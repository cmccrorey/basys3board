==> flow/design.v <==
`timescale 10us / 1ps
module Uart_Rx(
    input clk,
    input RsRx,    
    output reg [7:0] led =8'b00000000
    );
    parameter  waiting = 2'b00;
    parameter  receiving = 2'b01;
    parameter  reset = 2'b10;   
    reg [1:0] state =2'b00;
    reg [13:0]clock_count =0;   
    reg [3:0] bit_counter=0;
    reg [4:0] midbit=0;
    reg load =0; 
    reg startbitdetect=0;  
    always @(posedge clk ) begin
    clock_count <= clock_count +1;  
      if (clock_count >= 650) begin
        clock_count <=0;
           if (RsRx==0) begin
            load<=1;
            startbitdetect <=1;
            end
            else  begin
             load<=0;
            startbitdetect <=0;
            end
         end
     if(clock_count==0) begin
        case(state)
        waiting: 
        begin
        if(load) begin
        if(startbitdetect) begin
                if(midbit >= 4)   
                begin
                if(RsRx ==0) begin
                 state <= receiving;
                 midbit <=0;
                end
                else
                state <= reset;
                 end
                else 
                begin
                 midbit =midbit +1;  
                 state <=waiting;
                 end
         end
         end
         else 
         state <= waiting;
        end
       receiving: begin
        if(bit_counter < 8) begin
            if(midbit >= 7) begin   
             bit_counter <= bit_counter +1; 
                midbit <=0;   
                   led <= {RsRx, led[7:1]};  
                 end
                else  begin
                 midbit =midbit +1;  
                 state <= receiving;
                 end   
        end 
        else
        state <= reset;
        end
        reset: begin
        if(midbit >= 7) begin    
          midbit <=0;   
          state <= waiting;
         load<=0;
         startbitdetect <=0;  
         bit_counter <=0;
          midbit <=0;
          clock_count <= 1;
                end
                 else  begin
                 midbit =midbit +1;  
                 state <= reset;
                 end   
        end
        endcase
  end 
end
endmodule
Tool chain data of Uart_Rx
The steps from the RTL of Uart_Rx to its reports follow in flow order.
Line numbers count from 1 in the design file above.
Library cell names are shortened.
Not given: -
Inputs
  top module: Uart_Rx
  clock input: clk
  library: sky130hd
  corner: tt_025C_1v80

Word-level counts
Counts by Yosys on the flattened word-level netlist (proc, flatten, opt, wreduce; memories kept). Register bits leave out memories and registers merged into their read ports (data or address). Print and check cells are left out. Cells with the same type and inputs are merged into one.
Operators by class
  order comparisons: 4
  equality and inequality tests: 10
  mux-type cells: 32
  reductions and logical operators: 8
  add/subtract/negate cells: 3
Operators with widths (number)
  2-to-1 mux 14 bit: 4
  2-to-1 mux 5 bit: 6
  parallel mux 5 bit (select 3 bit): 1
  adder 14 x 1 -> 14 bit with constant B: 1
  greater-or-equal comparator 14 x 10 -> 1 bit with constant B: 1
  zero test 14 bit: 1
  2-to-1 mux 2 bit: 7
  2-to-1 mux 4 bit: 3
  inequality test 2 bit with constant B: 5
  greater-or-equal comparator 5 x 3 -> 1 bit with constant B: 2
  inequality test 3 bit with constant B: 3
  2-to-1 mux 1 bit: 9
  AND reduction 4 bit: 2
  parallel mux 4 bit (select 2 bit): 1
  AND reduction 6 bit: 1
  parallel mux 2 bit (select 3 bit): 1
  adder 5 x 1 -> 5 bit with constant B: 1
  AND reduction 5 bit: 1
  adder 4 x 1 -> 4 bit with constant B: 1
  < comparator 4 bit with constant B: 1
  nonzero test 3 bit: 1
  == test 2 x 1 -> 1 bit with constant B: 1
  == test 2 bit with constant B: 1
  zero test 2 bit: 1
  nonzero test 2 bit: 1
Word-level totals
  elaborated cells: 64
  bits of input ports: 2
  register bits: 35

Logic depth
Depth = most cells in a row (Yosys ltp): at word level without a register or memory, in the mapped netlist without a sequential cell, where the memories' decode and read muxes count.
Logic depth
  depth after elaboration: 5
  ABC_AREA: 1
  mapped depth: 10

Synthesis result
The flow's flattened synthesis, as Yosys stat reports it; memories are mapped. The netlist is that of the ABC_AREA named above (0 if unset); the other value can give another one.
Cells by type
  edfxtp_1: number 19, area in all 570.547 um^2
  dfxtp_1: number 16, area in all 320.307 um^2
  ha_1: number 10, area in all 125.12 um^2
  inv_1: number 29, area in all 108.854 um^2
  nand2_1: number 27, area in all 101.347 um^2
  nor2_1: number 20, area in all 75.072 um^2
  xor2_1: number 5, area in all 43.792 um^2
  nor2_4: number 3, area in all 33.782 um^2
  nand2_2: number 5, area in all 31.28 um^2
  nand3_1: number 6, area in all 30.029 um^2
  nand3_2: number 3, area in all 30.029 um^2
  nor2_2: number 4, area in all 25.024 um^2
  a21oi_2: number 2, area in all 17.517 um^2
  o21ai_2: number 2, area in all 17.517 um^2
  xnor2_1: number 2, area in all 17.517 um^2
  nand3b_1: number 2, area in all 15.014 um^2
  nor3_1: number 3, area in all 15.014 um^2
  o21ai_0: number 3, area in all 15.014 um^2
Not listed: further types 9, cells in them 11.
Mapped netlist
  buffer cells: 0
  mapped flip-flops: 35
  cells in the netlist: 172
  chip area (Yosys): 1667.8 um^2
  sequential part of the area: 890.9 um^2

Worst setup path after synthesis
OpenSTA on the mapped netlist: ideal clock, no wires. The path of least setup slack (recovery checks aside). Input and output delay are each 20% of the period. Register names are those of the netlist, which keeps one name where synthesis merged equal registers.
Timing path post-synthesis
  kind: reg2reg
  start point: reg state[1]
  end point: reg led[0]
  time at the first pin: 0 ps
  clock period: 2450 ps
  library setup time: 324 ps
  driving pins on the path: 7
  delay of the path: 1546 ps
  path slack: 903 ps
  arrival: 1222 ps
  synthesis period reached: 1547 ps
"delay of the path" is the arrival time less input delay plus setup time.
"driving pins on the path": output pins that drive a net of the path, with the launching flip-flop's if there is one; two outputs of one cell count as two.
"synthesis period reached" is the clock period less the worst setup slack; recovery checks do not enter. This is arithmetic on one report: input and output delays are still those of the set period (20% each).
The rows between start and end are the longest chain of elaborated cells between them; the timing report does not say that the signal goes this way. Where chains are equally long, one stands for them.
A line is the first line of the expression or statement that the cell stems from. Yosys adds cells for indexed reads and writes and turns some case tables into memories.
A register here has more assigning lines than the two given.
On the way, post-synthesis
  cells stage by stage: edfxtp_1 inv_1 ha_1 inv_1 nor3_1 nand2_1 inv_1
  cells in the longest elaborated chain: 2
  elaborated cells on any way between the ends: 2
  source lines of those cells: 1
RTL lines, path post-synthesis
  from (decl): line 10  | reg [1:0] state =2'b00;
  from (assign): line 38  | state <= receiving;
  from (assign): line 42  | state <= reset;
  == test 2 x 1 -> 1 bit: line 30  | case(state)
  AND reduction 4 bit
  to (assign): line 59  | led <= {RsRx, led[7:1]};
  to (decl): line 5  | output reg [7:0] led =8'b00000000

Path in the finished layout
Path of least setup slack in the final report of run 1 (OpenROAD, finished layout, wires in). Where an end is a register, its clock arrival counts in the times.
The path's times are printed in steps of 10 ps; the period is the one set.
Timing path after layout
  kind: reg2out
  start point: reg led[7]
  end point: out led[7]
  driving pins on the path: 2
  arrival: 1260 ps
  time at the first pin: 280 ps
  clock period: 4060 ps
  path slack: 1990 ps
  external output delay: 810 ps
On the way, after layout
  cells stage by stage: edfxtp_1 clkdlybuf4s50_1
  cells in the longest elaborated chain: 0
  elaborated cells on any way between the ends: 0
  source lines of those cells: 0
RTL lines, path after layout
  from (decl): line 5  | output reg [7:0] led =8'b00000000
  from (assign): line 59  | led <= {RsRx, led[7:1]};
  to (decl): line 5

Data sheet: physical implementation of Uart_Rx

Top module Uart_Rx; platform sky130hd; tools Yosys and OpenROAD; 2 stored runs in no particular order. Input and output delays are each 20% of the period that was set; the output load is 0.01 pF.
"achieved clock period" = clock period - worst setup slack. The figure is calculated, with input and output delays left at 20% of the set period.
"worst setup path time" is the time allowed to the run's worst setup path (the clock period less input and output delay, where it has them) less its slack. Clock arrival times count: a late capture clock shortens it, a late launch clock lengthens it.
"power" is the tool's figure for a default switching activity; nothing was simulated.
"worst setup path time" is given in steps of 10 ps.

Run 1
==> flow/run.sh <==
#!/bin/bash
# the make line also repeats the synthesis and layout settings of config.mk as NAME=value (left out here)
make -C /OpenROAD-flow-scripts/flow DESIGN_CONFIG=/design/flow/config.mk WORK_HOME=/design/flow/orfs CLKGATE_MAP_FILE= finish
==> flow/config.mk <==
export PLATFORM = sky130hd
export DESIGN_NAME = Uart_Rx
export DESIGN_NICKNAME = Uart_Rx
export VERILOG_FILES = /design/flow/design.v
export SDC_FILE = /design/flow/constraint.sdc
export NUM_CORES = 4
export LEC_CHECK = 0
export ABC_AREA = 1
export CAP_MARGIN = 0
export CELL_PAD_IN_SITES_DETAIL_PLACEMENT = 1
export CORE_MARGIN = 2
export CORE_UTILIZATION = 17
export GPL_ROUTABILITY_DRIVEN = 1
export SETUP_SLACK_MARGIN = -0.39
export SLEW_MARGIN = 40
export TNS_END_PERCENT = 65
==> flow/constraint.sdc <==
create_clock -name core_clock -period 4.06 [get_ports {clk}]
set_input_delay 0.8120 -clock core_clock [delete_from_list [all_inputs] [get_ports {clk}]]
set_output_delay 0.8120 -clock core_clock [all_outputs]
set_load 0.01 [all_outputs]

==> results of run 1 <==
chip area after synthesis (Yosys): 1667.8 um^2
die area: 10619.3 um^2
standard-cell area of the final layout: 2034.5 um^2
utilization: 21.1 %
worst setup slack after layout: 1986 ps
total negative slack: 0 ps
worst hold slack: 455 ps
power: 0.6554 mW
achieved clock period: 2074 ps
worst setup path time: 1260 ps
worst setup path kind: reg2out

Run 2
==> flow/run.sh <==
#!/bin/bash
# the make line also repeats the synthesis and layout settings of config.mk as NAME=value (left out here)
make -C /OpenROAD-flow-scripts/flow DESIGN_CONFIG=/design/flow/config.mk WORK_HOME=/design/flow/orfs CLKGATE_MAP_FILE= finish
==> flow/config.mk <==
export PLATFORM = sky130hd
export DESIGN_NAME = Uart_Rx
export DESIGN_NICKNAME = Uart_Rx
export VERILOG_FILES = /design/flow/design.v
export SDC_FILE = /design/flow/constraint.sdc
export NUM_CORES = 4
export LEC_CHECK = 0
export ABC_AREA = 0
export CAP_MARGIN = 20
export CORE_ASPECT_RATIO = 1.33
export CORE_MARGIN = 2
export CORE_UTILIZATION = 36
export CTS_CLUSTER_DIAMETER = 45
export CTS_CLUSTER_SIZE = 52
export GPL_TIMING_DRIVEN = 0
export MAX_ROUTING_LAYER = met4
export MIN_ROUTING_LAYER = met2
export PLACE_DENSITY_LB_ADDON = 0.04
export SETUP_SLACK_MARGIN = 0.29
export SLEW_MARGIN = 15
export TNS_END_PERCENT = 55
==> flow/constraint.sdc <==
create_clock -name core_clock -period 2.59 [get_ports {clk}]
set_input_delay 0.5180 -clock core_clock [delete_from_list [all_inputs] [get_ports {clk}]]
set_output_delay 0.5180 -clock core_clock [all_outputs]
set_load 0.01 [all_outputs]

==> results of run 2 <==
chip area after synthesis (Yosys): 1592.8 um^2
die area: 4977.8 um^2
standard-cell area of the final layout: 1881.8 um^2
utilization: 44.9 %
worst setup slack after layout: 511 ps
total negative slack: 0 ps
worst hold slack: 452 ps
power: 1.066 mW
achieved clock period: 2079 ps
worst setup path time: 2080 ps
worst setup path kind: reg2reg
