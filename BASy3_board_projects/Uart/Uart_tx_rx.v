==> flow/design.v <==
`timescale 10ns / 1ps
module UART_tx  (
input clk,
input [7:0] sw,
input  btnC,
output reg RsTx=1'b1 
    );
    parameter  waiting = 2'b00;
    parameter  transmit = 2'b01;
    parameter  reset = 2'b10;   
    reg [1:0] state;
    reg [13:0]clock_count =0;   
    reg [3:0] bit_counter=0;
    reg load =0; 
    reg stop_bit =1'b1;
    reg start_bit =1'b0;
    reg [9:0] Serial_out;
    always @(posedge clk ) begin
     clock_count <= clock_count +1;
    if (btnC) begin   
        Serial_out <= {stop_bit, sw,start_bit};  
         bit_counter <= 0;
         clock_count <= 0;    
        load <= 1'b1;
       end
    case(state)
    waiting: if (load) 
                state <= transmit;
                else 
                state <= waiting;
    transmit: begin
    if(clock_count >= 10415) begin 
    Serial_out <= Serial_out >>1;
    RsTx <= Serial_out[0];       
    bit_counter <= bit_counter +1;
    clock_count <=0;
    end
    if (bit_counter >=10) begin
    state <= reset;
    end
    else
    state<= transmit;
    end   
    reset: begin
       RsTx <=1'b1;
       clock_count <= 0;    
       bit_counter <= 0;     
      load <= 0;
      state <= waiting;
    end
     default: state <= waiting;                
    endcase
    end
endmodule
`timescale 10ns / 1ps
module Uart_rx2(
   input clk,
    input RsRx,    
    output  [7:0] led 
    );
    parameter  waiting = 2'b00;
    parameter  receiving = 2'b01;
    parameter  reset = 2'b10;   
    reg [1:0] state =2'b00;
    reg [13:0]clock_count =0;   
    reg [3:0] bit_counter=0;
    reg [4:0] midbit=0; 
    reg startbitdetect=0;  
    reg [9:0] serial_in;
  assign led = serial_in[8:1];
    always @(posedge clk ) begin    
    clock_count <= clock_count +1;  
      if (clock_count >= 650) begin
        clock_count <=0;
           if (RsRx==0) begin
            startbitdetect <=1;
            end
            else  begin
            startbitdetect <=0;
            end
         end
     if(clock_count==0) begin
        case(state)
        waiting: 
        begin
             if(startbitdetect) begin
                if(midbit >= 7)   
                begin
                 state <= receiving;
                 midbit <=0;
                  serial_in <= {RsRx, serial_in[9:1]};  
                end
                else begin
                 midbit =midbit +1;  
                 state <=waiting;
                 end
       end
       end
       receiving: begin
        if(bit_counter < 9) begin
            if(midbit >= 15) begin   
             bit_counter <= bit_counter +1; 
                midbit <=0;   
                   serial_in <= {RsRx, serial_in[9:1]};  
                 end
                else  begin
                 midbit =midbit +1;  
                 state <= receiving;
                 end   
        end 
        else
        state <= reset;
        end
        reset: begin
          midbit <=0;   
          state <= waiting;
         startbitdetect <=0;  
         bit_counter <=0;
          midbit <=0;
          clock_count <= 0;
                end
        endcase     
  end 
end
endmodule
`timescale 1ns / 1ps
module Uart_tx_rx(
    input clk,
    input btnC,
    input [7:0] sw,
    output [7:0] led
    );
    wire transfer;
    UART_tx tx( .clk(clk), .sw(sw),.RsTx(transfer),.btnC(btnC)); 
    Uart_rx2  rx(.clk(clk), .led(led),.RsRx(transfer));
endmodule
; Tool chain data of Uart_tx_rx
; Tool output for the design above, in the order of the flow.
; Lines are those of the file above, counted from 1.
; Library cell names are shortened.
; The mark - stands for no value.
[inputs]
design = Uart_tx_rx
clock_port = clk
cell_library = sky130hd
pvt_corner = tt_025C_1v80

; Word level
; Yosys after proc, flatten, opt, wreduce and memory -nomap, before mapping. Memory bits, and registers merged into a memory's read port (data or address), are not among the register bits. Print and check cells are not counted. Equal cells are merged and count once.
[word_totals]
in_bits = 10
reg_bits = 68
[classes]
addsub = 5
eq_ne = 10
mux = 39
reduce_logical = 12
cmp = 6
[op_table]
columns = cell, count
row1 = two-way mux 14 bit, 5
row2 = two-way mux 10 bit, 7
row3 = adder 14 x 1 -> 14 bit (second input constant), 2
row4 = parallel mux 14 bit (select 2 bit), 1
row5 = parallel mux 10 bit (select 2 bit), 1
row6 = two-way mux 5 bit, 4
row7 = parallel mux 4 bit (select 2 bit), 2
row8 = two-way mux 4 bit, 4
row9 = parallel mux 5 bit (select 3 bit), 1
row10 = greater-or-equal comparator 14 x 10 -> 1 bit (second input constant), 1
row11 = greater-or-equal comparator 14 bit (second input constant), 1
row12 = logical NOT 14 bit, 1
row13 = AND reduction 4 bit, 3
row14 = inequality test 2 x 1 -> 1 bit (second input constant), 5
row15 = adder 4 x 1 -> 4 bit (second input constant), 2
row16 = two-way mux 2 bit, 4
row17 = two-way mux 1 bit, 7
row18 = nonzero test 2 bit, 3
row19 = AND reduction 6 bit, 1
row20 = parallel mux 2 bit (select 3 bit), 1
row21 = adder 5 x 1 -> 5 bit (second input constant), 1
row22 = greater-or-equal comparator 5 x 3 -> 1 bit (second input constant), 1
row23 = greater-or-equal comparator 5 x 4 -> 1 bit (second input constant), 1
row24 = equality test 2 x 1 -> 1 bit (second input constant), 2
row25 = equality test 2 bit (second input constant), 2
row26 = logical NOT 2 bit, 2
row27 = greater-or-equal comparator 4 bit (second input constant), 1
row28 = less-than comparator 4 bit (second input constant), 1
; Other operator kinds: 5; their cells: 5.

; Depth
; Yosys ltp: most cells in a row. Word level: on the elaborated netlist, between registers, memories and ports. Mapped: between sequential cells and ports; inverters and the memories' decode and read muxes count.
[logic_depth]
word_depth = 4
ABC_AREA = 0
mapped_depth = 8
mapped_depth_nobuf = 8

; Netlist
; Source: synth_stat.txt of the flow (Yosys; design flattened, memories mapped). It holds for the ABC_AREA given above (unset counts as 0); a run with the other value may have another netlist.
; Totals and module areas in this step are rounded.
[by_type]
columns = type, count, type_area_um2
row1 = dfxtp_1, 46, 920.883
row2 = edfxtp_1, 21, 630.605
row3 = ha_1, 17, 212.704
row4 = mux2_2, 17, 191.434
row5 = nor2_1, 46, 172.666
row6 = xor2_1, 14, 122.618
row7 = xnor2_1, 11, 96.342
row8 = inv_1, 22, 82.579
row9 = buf_4, 8, 60.058
row10 = nand3_1, 11, 55.053
row11 = and4_1, 5, 43.792
row12 = nand2_1, 11, 41.29
row13 = and3_1, 5, 31.28
row14 = nand4_1, 5, 31.28
row15 = a21oi_1, 6, 30.029
row16 = o32ai_1, 3, 26.275
row17 = buf_6, 2, 22.522
row18 = o21ai_0, 4, 20.019
; Other cell types: 25; their cells: 35.
[mapped]
stdcells = 289
seq_area_um2 = 1551
yosys_area_um2 = 3044
buffers = 13
ffs = 67
; By module: a second synthesis without flattening, with its own total; a netlist apart from the flattened one above.
[hier_totals]
cells_unflattened = 289
hier_area_um2 = 3147
; Each row is one instance without its submodules.
[modules]
columns = module, cells, n_inst, mod_seq_area_um2, area_um2
row1 = Uart_rx2, 148, 1, 900.9, 1679
row2 = UART_tx, 141, 1, 650.6, 1468
row3 = Uart_tx_rx, 0, 1, 0.0, 0.0

; Worst setup path after synthesis
; Path of least setup slack by OpenSTA after synthesis, without wires, with an ideal clock, recovery checks aside; 20% of the period is set as input and as output delay. Where synthesis merged equal registers, the netlist keeps one of their names.
[synth_timing]
kind = register -> register
from = register rx.midbit[0]
to = register rx.serial_in[1]
setup_time_ns = 0.378
tclk_ns = 2.86
path_delay_ns = 2.140
path_stages = 9
launch_ns = 0.000
path_buffers = 0
arrival_ns = 1.762
slack_ns = 0.720
period_less_setup_slack_ns = 2.14
; "path_delay_ns" = arrival - input delay + setup time.
; "path_stages": output pins that drive a net of the path, with the launching flip-flop's if there is one; two outputs of one cell count as two.
; "period_less_setup_slack_ns" is the clock period less the worst setup slack; recovery checks do not enter. This is arithmetic on one report: input and output delays are still those of the set period (20% each).
; The rows between start and end are the longest chain of elaborated cells between them; the timing report does not say that the signal goes this way. Where chains are equally long, one stands for them.
; Each line given opens the expression or statement behind the cell; cells for indexed reads and writes are added by Yosys, which also makes memories of some case tables.
; A register here has more assigning lines than the two given.
; The path ends at the enable pin of a flip-flop; only ways to that pin are counted.
[synth_via]
path_cell_list = edfxtp_1 -> ha_1 -> and3_1 -> ha_1 -> nor2_1 -> and2_1 -> o21ai_0 -> nand2_1 -> a21oi_1
elab_chain_len = 3
cone_cells = 5
cone_lines = 2
classes_between = 2 x compare; 2 x eq/ne; 1 x reduce/logical
[synth_lines]
columns = item, line_no
row1 = start: declaration, 67  ; reg [4:0] midbit=0;
row2 = start: assignment, 94  ; midbit =midbit +1;
row3 = start: assignment, 107  ; midbit =midbit +1;
row4 = greater-or-equal comparator 5 x 4 -> 1 bit, 101  ; if(midbit >= 15) begin
row5 = inequality test 2 x 1 -> 1 bit, -
row6 = AND reduction 6 bit, -
row7 = end: assignment, 91  ; serial_in <= {RsRx, serial_in[9:1]};
row8 = end: assignment, 104  ; serial_in <= {RsRx, serial_in[9:1]};
row9 = end: declaration, 69  ; reg [9:0] serial_in;

; Worst path after layout
; Path of least setup slack in the final report of stored run 1 (OpenROAD, finished layout, wires in). Where an end is a register, its clock arrival counts in the times.
[layout_timing]
kind = register -> register
from = register tx.clock_count[0]
to = register tx.Serial_out[0]
launch_ns = 0.33
slack_ns = 1.00
arrival_ns = 2.31
tclk_ns = 3.1
path_stages = 7
setup_time_ns = 0.11
path_buffers = 0
; The rows between start and end are the longest chain of elaborated cells between them; the timing report does not say that the signal goes this way. Where chains are equally long, one stands for them.
; A register here has more assigning lines than the two given.
[layout_via]
path_cell_list = dfxtp_1 -> ha_1 -> and3_4 -> o21ai_2 -> a21oi_2 -> o21ai_2 -> mux2_2
elab_chain_len = 3
cone_cells = 3
cone_lines = 2
classes_between = 1 x compare; 2 x mux
[layout_lines]
columns = item, line_no
row1 = start: declaration, 12  ; reg [13:0]clock_count =0;
row2 = start: assignment, 19  ; clock_count <= clock_count +1;
row3 = start: assignment, 23  ; clock_count <= 0;
row4 = greater-or-equal comparator 14 bit, 32  ; if(clock_count >= 10415) begin
row5 = two-way mux 10 bit, 32
row6 = two-way mux 10 bit, 26  ; case(state)
row7 = end: assignment, 21  ; Serial_out <= {stop_bit, sw,start_bit};
row8 = end: assignment, 33  ; Serial_out <= Serial_out >>1;
row9 = end: declaration, 17  ; reg [9:0] Serial_out;

; Below are 2 stored runs of the flow (Yosys, OpenROAD; platform sky130hd) on Uart_tx_rx, each with its settings and what was measured, unordered. Constraints: input delay and output delay 20% of the set period each, output load 0.01 pF.
; "achieved_period_ns": clock period set for the run, less the worst setup slack. It is reckoned from that one timing run; input and output delays stay at 20% of the period that was set.
; "worst_path_allowed_less_slack_ns": the worst setup path's part of the clock period (all of it between registers, 20% less for each end at a port) less its slack. A launch clock that arrives late makes it longer, a capture clock that arrives late makes it shorter.
; By "final_power_uw" is meant OpenSTA's value without simulated activity: inputs other than the clock are taken to toggle once in ten clock periods, and the tool carries that through the logic.
; Measured values are rounded.

[stored run 1: settings]
period_ns = 3.1
CORE_UTILIZATION = 35
SETUP_SLACK_MARGIN = -0.05
PLACE_DENSITY_LB_ADDON = 0.2
CELL_PAD_IN_SITES_GLOBAL_PLACEMENT = 0
CTS_CLUSTER_SIZE = 53
MIN_ROUTING_LAYER = met2
CAP_MARGIN = 20
CORE_MARGIN = 2
SLEW_MARGIN = 20
[stored run 1: results]
worst_path_allowed_less_slack_ns = 2.10
worstPathKind = register -> register
finalUtil_pct = 40.6
tns_ns = 0.000
synth_chip_area_um2 = 3044
achieved_period_ns = 2.098
final_power_uw = 1744
finalCellArea_um2 = 3485
total_die_area_um2 = 9460
fin_ws_ns = 1.002
hold_ws_ns = 0.426

[stored run 2: settings]
period_ns = 1.26
CORE_UTILIZATION = 40
SETUP_SLACK_MARGIN = 0.08
PLACE_DENSITY = 0.53
CORE_ASPECT_RATIO = 0.98
GPL_ROUTABILITY_DRIVEN = 0
CTS_CLUSTER_SIZE = 22
CTS_CLUSTER_DIAMETER = 20
MAX_ROUTING_LAYER = met5
CAP_MARGIN = 20
CORE_MARGIN = 2
SLEW_MARGIN = 20
[stored run 2: results]
worst_path_allowed_less_slack_ns = 1.81
worstPathKind = register -> register
finalUtil_pct = 61.5
tns_ns = -27.33
synth_chip_area_um2 = 3044
achieved_period_ns = 1.813
final_power_uw = 4449
finalCellArea_um2 = 4529
total_die_area_um2 = 8324
fin_ws_ns = -0.553
hold_ws_ns = 0.458
