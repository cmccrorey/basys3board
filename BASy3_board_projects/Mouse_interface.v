==> flow/design.v <==
`timescale 1ns / 1ps
module Mouse_logic(
    input Mouse_Clk,
    input Mouse_Data,
    input reset,
    output reg [15:0]  location_bits_sseg,
    output reg [0:15] led=0 ,
    output [3:0] digit1, digit2,digit3,digit4  
    );
   reg [32:0] Mouse_Data_reg;
   reg [5:0] Mouse_bits=0;
   reg on;
assign digit1 = ((location_bits_sseg %1000)%100)%10;
assign digit2 = ((location_bits_sseg %1000)%100)/10;
assign digit3 = (location_bits_sseg %1000)/100;
assign digit4 = location_bits_sseg/1000;
     always @(posedge Mouse_Clk or posedge reset)
    begin
        if(reset)
            Mouse_bits <= 0;
        else if(Mouse_bits <=31) begin
            Mouse_bits <= Mouse_bits + 1;  
            end
        else 
             Mouse_bits <= 0;
    end
      always @(negedge Mouse_Clk or posedge reset) 
    begin
        if(reset) begin
            led <=0;
            location_bits_sseg <= 0;   
            end  
     else begin
    if(Mouse_bits ==6 ) begin
        if(Mouse_Data ==1) begin
             led[2] <=0;
             end
             else if(Mouse_Data ==0) begin
               led[2] <=1;
               end
    end
    if(Mouse_bits ==5 ) begin
        if(Mouse_Data ==1) begin
             led[0] <=1;
             end
             else if(Mouse_Data ==0) begin
               led[0] <=0;
               end
    end 
      if(Mouse_bits==1) begin
                if(Mouse_Data==1) begin 
                location_bits_sseg <= location_bits_sseg + 1;
                    if(digit2 >= 3 || digit3 >=1)
                        led[7]<=1'b1;
                        else led[7] <= 1'b0;
                        if(digit2 >= 5 || digit3 >=1 )
                        led[8] <= 1'b1;
                        else led[8] <= 1'b0;
                          if(digit2 >= 7 || digit3 >=1)
                        led[9] <= 1'b1;
                         else led[9] <= 1'b0;
                          if(digit2 >= 9 || digit3 >=1)
                        led[10] <= 1'b1;
                         else led[10] <= 1'b0;
                          if((digit3 >= 1 && digit2 >=1) || digit3 >= 2 )
                        led[11] <= 1'b1;
                         else led[11] <= 1'b0;
                        if((digit3 >= 1 && digit2 >=3) || digit3 >= 2 )
                        led[12] <= 1'b1;
                        else led[12] <= 1'b0;
                        if((digit3 >= 1 && digit2 >=5) || digit3 >= 2 )
                        led[13] <= 1'b1;
                        else led[13] <= 1'b0;
                        if((digit3 >= 1 && digit2 >=7)|| digit3 >= 2)
                        led[14] <= 1'b1;
                        else led[14] <= 1'b0;
                        if((digit3 >= 1 && digit2 >=9)|| digit3 >= 2)
                        led[15] <= 1'b1;
                        else led[15] <= 1'b0;
                   if(digit3 >= 2 )
                        led[3:6] <= 4'b1111;
                        else led[3:6] <= 4'b0000;
            end
            end
            else if(Mouse_bits==2) begin
               if(Mouse_Data==1&&location_bits_sseg>0) begin 
                   location_bits_sseg <= location_bits_sseg - 1;
                   end
                end
      end  
      end 
endmodule
**Tool chain data of Mouse_logic**

Tool output for the design above, in the order of the flow.
Lines are those of the file above, counted from 1.
Operators carry their Yosys type and port widths (W data, S select, Z words).
Cell names lack the library's common part.
A cell with n/a has no value.

- Design top: Mouse_logic
- Clock input: Mouse_Clk
- Library: sky130hd
- Corner: tt_025C_1v80

**Word level**

Yosys after proc, flatten, opt, wreduce and memory -nomap, before mapping. Memory bits, and registers merged into a memory's read port (data or address), are not among the register bits. Print and check cells are not counted. Equal cells are merged and count once.

- Word-level cells: 73
- Flip-flop bits (word level): 37
- Input bits: 3

- Reductions and logical operators: 19
- Equal/unequal tests: 5
- Multiplexer cells: 17
- Div/mod/pow operators: 6
- Add/sub/neg operators: 3
- Magnitude comparators: 9

Operators with widths:

| operator | count |
|---|---|
| $div A16 B10 Y32 const B | 1 |
| $mod A16 B10 Y32 const B | 1 |
| $div A32 B7 Y32 const B | 1 |
| $mod A32 B7 Y32 const B | 1 |
| $div A32 B4 Y32 const B | 1 |
| $mod A32 B4 Y32 const B | 1 |
| $mux W16 | 4 |
| $add A16 B1 Y16 const B | 1 |
| $sub A16 B1 Y16 const B | 1 |
| $gt A16 B1 Y1 const B | 1 |
| $eq A6 B3 Y1 const B | 2 |
| $mux W1 | 11 |
| $logic_or A1 B1 Y1 | 9 |
| $ge A4 B1 Y1 const B | 2 |
| $ge A4 B2 Y1 const B | 2 |
| $ge A4 B3 Y1 const B | 2 |
| $logic_and A1 B1 Y1 | 6 |
| $add A6 B1 Y6 const B | 1 |
| $eq A6 B1 Y1 const B | 1 |
| $eq A6 B2 Y1 const B | 1 |
| $le A6 B5 Y1 const B | 1 |
| $mux W6 | 1 |
| $reduce_bool A2 Y1 | 2 |
| $ge A4 B4 Y1 const B | 1 |
| $mux W4 | 1 |
| $reduce_and A3 Y1 | 1 |
| $ne A2 B2 Y1 const B | 1 |
| $reduce_and A2 Y1 | 1 |

**Longest topological paths**

Longest topological path by Yosys (ltp), each cell counted once; first at word level (registers and memories cut), then after technology mapping (sequential cells cut; the memories' decode and read muxes count).

- Depth in word-level cells: 7
- ABC_AREA: 0
- Gate-level depth with buffers: 46

**After synthesis**

Yosys stat after the flow's synthesis: flattened, memories mapped to cells. It holds for the ABC_AREA given above (unset counts as 0); a run with the other value may have another netlist.
The area totals of this step are shown rounded.

Cells by type:

| cell type | count | total area (sq um) |
|---|---|---|
| dfrtn_1 | 28 | 700.672 |
| xnor2_1 | 37 | 324.061 |
| a21oi_1 | 54 | 270.259 |
| nand2_1 | 72 | 270.259 |
| nor2_1 | 67 | 251.491 |
| ha_1 | 18 | 225.216 |
| nand3_1 | 38 | 190.182 |
| o21ai_0 | 37 | 185.178 |
| dfrtp_1 | 6 | 150.144 |
| mux2_2 | 11 | 123.869 |
| inv_1 | 30 | 112.608 |
| a21o_1 | 14 | 105.101 |
| mux2i_1 | 10 | 100.096 |
| o211ai_1 | 13 | 97.594 |
| nor3_1 | 19 | 95.091 |
| o21bai_1 | 12 | 90.086 |
| a31oi_1 | 14 | 87.584 |
| xor2_1 | 10 | 87.584 |

Other cell types: 107; their cells: 320.

- Buffers: 39
- Mapped area: 0.00632 sq mm
- Area of sequential cells: 0.000851 sq mm
- Standard cells after synthesis: 810
- Mapped flip-flops: 34

Memo
Re: implementation data of Mouse_logic

Measured results for Mouse_logic: 2 stored runs of the Yosys and OpenROAD flow on sky130hd. The settings differ; the order carries no meaning. The constraints put input and output delay at 20% of the set period each and load the outputs with 0.01 pF.
Values from the reports are rounded here.
Among the settings, - means not set for that run.
Results: - = not shown.

| setting or result | run 1 | run 2 |
|---|---|---|
| period_ns | 24.9 | 33.9 |
| CORE_UTILIZATION | 58 | 27 |
| PLACE_DENSITY_LB_ADDON | 0.09 | - |
| HOLD_SLACK_MARGIN | 0.07 | 0.11 |
| TNS_END_PERCENT | 65 | 85 |
| SLEW_MARGIN | 25 | 20 |
| MIN_ROUTING_LAYER | met1 | - |
| CAP_MARGIN | 20 | 20 |
| CORE_MARGIN | 2 | 5 |
| SETUP_SLACK_MARGIN | - | -1.2 |
| PLACE_DENSITY | - | 0.86 |
| CORE_ASPECT_RATIO | - | 1.09 |
| CELL_PAD_IN_SITES_GLOBAL_PLACEMENT | - | 3 |
| CTS_CLUSTER_DIAMETER | - | 179 |
| post-synthesis cell area (sq mm) | - | 0.00632 |
| die size (sq mm) | - | 0.0266 |
| std-cell area (final layout) (sq mm) | - | 0.00787 |
| final design utilization | - | 0.341 |
| smallest setup slack (ns) | - | -0.498 |
| sum of negative setup slack (ns) | - | -1.77 |
| worst hold slack in the final report (ns) | - | 0.433 |

Run 1: no final report: clock tree synthesis broke off with DPL-0033
